==> flow/design.v <==
`timescale 1ns / 1ps
module top_k_unit#(
    parameter INTEGER_SIZE = 32
)(
    input wire clk,
    input wire en,
    input wire [INTEGER_SIZE -1 : 0] rx_data_TDATA,
    input wire rx_data_TVALID,
    input wire rx_data_TLAST,
    input wire in_clear,
    output wire rx_data_TREADY,
    output wire [INTEGER_SIZE -1:0] tx_data_TDATA,
    output wire tx_data_TVALID,
    output wire [INTEGER_SIZE - 1:0] register_TDATA,
    output wire register_TVALID,
    input wire tx_data_TREADY,
    output wire tx_data_TLAST,
    output reg out_clear
    );
    reg [INTEGER_SIZE -1:0] current_value_TDATA = 0;
    reg current_value_TVALID;
    reg [INTEGER_SIZE -1:0] tx_data_TDATA_reg = 0;
    reg tx_data_TVALID_reg = 0;
    reg tx_data_TLAST_reg;
    reg rx_data_TREADY_reg;
    reg out_clear_reg;
    always @(posedge clk) begin
        out_clear <= out_clear_reg;
        out_clear_reg = in_clear;
    end
    always @(posedge clk) begin 
      if(en == 1) begin
           if (in_clear == 1) begin  
              current_value_TVALID = 0;
              tx_data_TVALID_reg = 0;
              current_value_TDATA = 0;
              current_value_TVALID = 0;
              rx_data_TREADY_reg = tx_data_TREADY; 
           end     
           else if(rx_data_TVALID == 1 && tx_data_TREADY == 1) begin    
               rx_data_TREADY_reg = tx_data_TREADY;   
               if(rx_data_TDATA[INTEGER_SIZE - 1: 0] > current_value_TDATA[INTEGER_SIZE - 1: 0]) begin  
                    tx_data_TDATA_reg = current_value_TDATA;
                    tx_data_TVALID_reg = 1;
                    tx_data_TLAST_reg = rx_data_TLAST;
                    current_value_TDATA = rx_data_TDATA;
                    current_value_TVALID = rx_data_TVALID;
               end
               else begin     
                    tx_data_TDATA_reg = rx_data_TDATA;
                    tx_data_TVALID_reg = 1;
                    tx_data_TLAST_reg = rx_data_TLAST;
               end
           end
           else begin
             tx_data_TVALID_reg = 0;
           end
      end
    end
    assign tx_data_TDATA = tx_data_TDATA_reg;
    assign tx_data_TVALID = tx_data_TVALID_reg;
    assign tx_data_TLAST = tx_data_TLAST_reg;
    assign rx_data_TREADY = rx_data_TREADY_reg;
    assign register_TDATA = current_value_TDATA[INTEGER_SIZE - 1: 0];
    assign register_TVALID = current_value_TVALID;
endmodule
# Reports on top_k_unit
# The steps from the RTL of top_k_unit to its reports follow in flow order.
# Lines are those of the file above, counted from 1.
# Operators carry their Yosys type and port widths (W data, S select, Z words).
# Library cell names are shortened.
# Not given: --
# setup
top_module,top_k_unit
clock_port,clk
lib,sky130hd
lib_corner,tt_025C_1v80

# Word level
# Yosys after proc, flatten, opt, wreduce and memory -nomap, before mapping. Memory bits, and registers merged into a memory's read port (data or address), are not among the register bits. Print and check cells are not counted. Equal cells are merged and count once.
# bits
word_cells,22
input_bits,38
regBits,70
output_inout_bits,69
# classes
compare,1
n_reduce_logical,4
n_logic,1
muxes,8
# ops
operator,n
$mux W32,3
$gt A32 B32 Y1,1
$mux W1,5
$reduce_and A3 Y1,1
$reduce_and A2 Y1,1
$reduce_bool A2 Y1,1
$logic_and A1 B1 Y1,1
$not A1 Y1,1

# Longest topological paths
# Yosys ltp: most cells in a row. Word level: on the elaborated netlist, between registers, memories and ports. Mapped: between sequential cells and ports; inverters and the memories' decode and read muxes count.
# depth
depth_word,3
ABC_AREA,0
ltp_mapped,9
ltp_nobuf,8

# After synthesis
# The flow's flattened synthesis, as Yosys stat reports it; memories are mapped. The netlist is that of the ABC_AREA named above (0 if unset); the other value can give another one.
# mapped
yosys_area_um2,3661.0
seqArea_um2,2082.0
flip_flops,70
stdcells,260
buffers,6
# types
type,n,type_area_um2
edfxtp_1,68,2.04E+03
mux2_4,29,435.418
ha_1,32,400.384
nor2b_1,34,212.704
inv_1,33,123.869
a21oi_1,16,80.077
nand4_1,7,43.792
dfxtp_1,2,40.038
buf_6,3,33.782
mux2_2,3,33.782
a21boi_0,3,22.522
a22oi_4,1,21.27
o21ai_0,4,20.019
nand2_1,5,18.768
a21o_1,2,15.014
clkbuf_1,3,11.261
o221a_2,1,11.261
or4_4,1,11.261
# Not listed: further types 11, cells in them 13.

# Path before layout
# OpenSTA on the mapped netlist: ideal clock, no wires. The path of least setup slack (recovery checks aside). Input and output delay are each 20% of the period. Register names are those of the netlist, which keeps one name where synthesis merged equal registers.
# synth_timing
path_type,input to register
startpoint,in rx_data_TDATA[31]
endpoint,reg current_value_TDATA[0]
input_delay_ns,1.474
path_slack_ns,1.575
path_delay_ns,4.321
period_ns,7.37
stages,7
setup_ns,0.474
arrival_time_ns,5.321
n_path_buf,1
synth_period_reached_ns,5.795
# "path_delay_ns" is the arrival time less input delay plus setup time.
# "stages" counts driving pins, that of a launching flip-flop among them; a cell with two outputs on the path counts twice.
# "synth_period_reached_ns" = period - worst setup slack (recovery checks aside). The figure is calculated, with input and output delays left at 20% of the set period.
# The rows between start and end are the longest chain of elaborated cells between them; the timing report does not say that the signal goes this way. Where chains are equally long, one stands for them.
# Each line given opens the expression or statement behind the cell; cells for indexed reads and writes are added by Yosys, which also makes memories of some case tables.
# synth_via
path_cell_list,ha_1 > nand4_1 > nor4_1 > a21boi_0 > a22oi_4 > buf_6 > a21boi_0
elab_chain_cells,3
cells_between,3
cone_lines,2
cone_classes,compare: 1; mux: 2
# synth_lines
item,line_no,rtl
start: declaration,7,"input wire [INTEGER_SIZE -1 : 0] rx_data_TDATA,"
$gt A32 B32 Y1,42,if(rx_data_TDATA[INTEGER_SIZE - 1: 0] > current_value_TDATA[INTEGER_SIZE - 1: 0]) begin
$mux W32,42,
$mux W32,40,else if(rx_data_TVALID == 1 && tx_data_TREADY == 1) begin
end: assignment,36,current_value_TDATA = 0;
end: assignment,46,current_value_TDATA = rx_data_TDATA;
end: declaration,20,reg [INTEGER_SIZE -1:0] current_value_TDATA = 0;

# Timing after layout
# Path of least setup slack in the final report of job 1 (OpenROAD, finished layout, wires in). Where an end is a register, its clock arrival counts in the times.
# layout_timing
path_type,input to register
startpoint,in rx_data_TDATA[15]
endpoint,reg tx_data_TDATA_reg[15]
input_delay_ns,1.00
path_slack_ns,1.15
period_ns,4.99
n_path_buf,2
arrival_time_ns,3.92
stages,8
setup_ns,0.25
# The rows between start and end are the longest chain of elaborated cells between them; the timing report does not say that the signal goes this way. Where chains are equally long, one stands for them.
# layout_via
path_cell_list,clkdlybuf4s50_1 > ha_1 > nand4_1 > nor3_1 > a21boi_0 > a22oi_4 > buf_4 > mux2_4
elab_chain_cells,2
cells_between,2
cone_lines,1
cone_classes,compare: 1; mux: 1
# layout_lines
item,line_no,rtl
start: declaration,7,"input wire [INTEGER_SIZE -1 : 0] rx_data_TDATA,"
$gt A32 B32 Y1,42,if(rx_data_TDATA[INTEGER_SIZE - 1: 0] > current_value_TDATA[INTEGER_SIZE - 1: 0]) begin
$mux W32,42,
end: assignment,43,tx_data_TDATA_reg = current_value_TDATA;
end: assignment,50,tx_data_TDATA_reg = rx_data_TDATA;
end: declaration,22,reg [INTEGER_SIZE -1:0] tx_data_TDATA_reg = 0;

# Module top_k_unit, platform sky130hd: 2 stored runs of the flow (Yosys, OpenROAD) with differing settings, in no particular order. Input and output delays are each 20% of the period that was set; the output load is 0.01 pF.
# Among the settings, - means not set for that run.
run,period_ns,CORE_UTILIZATION,PLACE_DENSITY_LB_ADDON,HOLD_SLACK_MARGIN,CTS_CLUSTER_SIZE,CTS_CLUSTER_DIAMETER,CAP_MARGIN,SLEW_MARGIN,CORE_MARGIN,SETUP_SLACK_MARGIN,CORE_ASPECT_RATIO,TNS_END_PERCENT,GPL_ROUTABILITY_DRIVEN,hold_ws_ns,final_setup_ws_ns,synthArea_um2,die_footprint_um2,post_route_stdcell_area_um2,final_util_pct
job 1,4.99,15,0.1,0.27,68,289,30,35,2,-,-,-,-,0.326,1.155,3661.0,25672.1,5445.2,22.6
job 2,4.27,45,0.21,-,82,369,20,20,2,1.14,0.52,45,0,0.325,1.152,3661.0,8911.7,5494.0,70.4
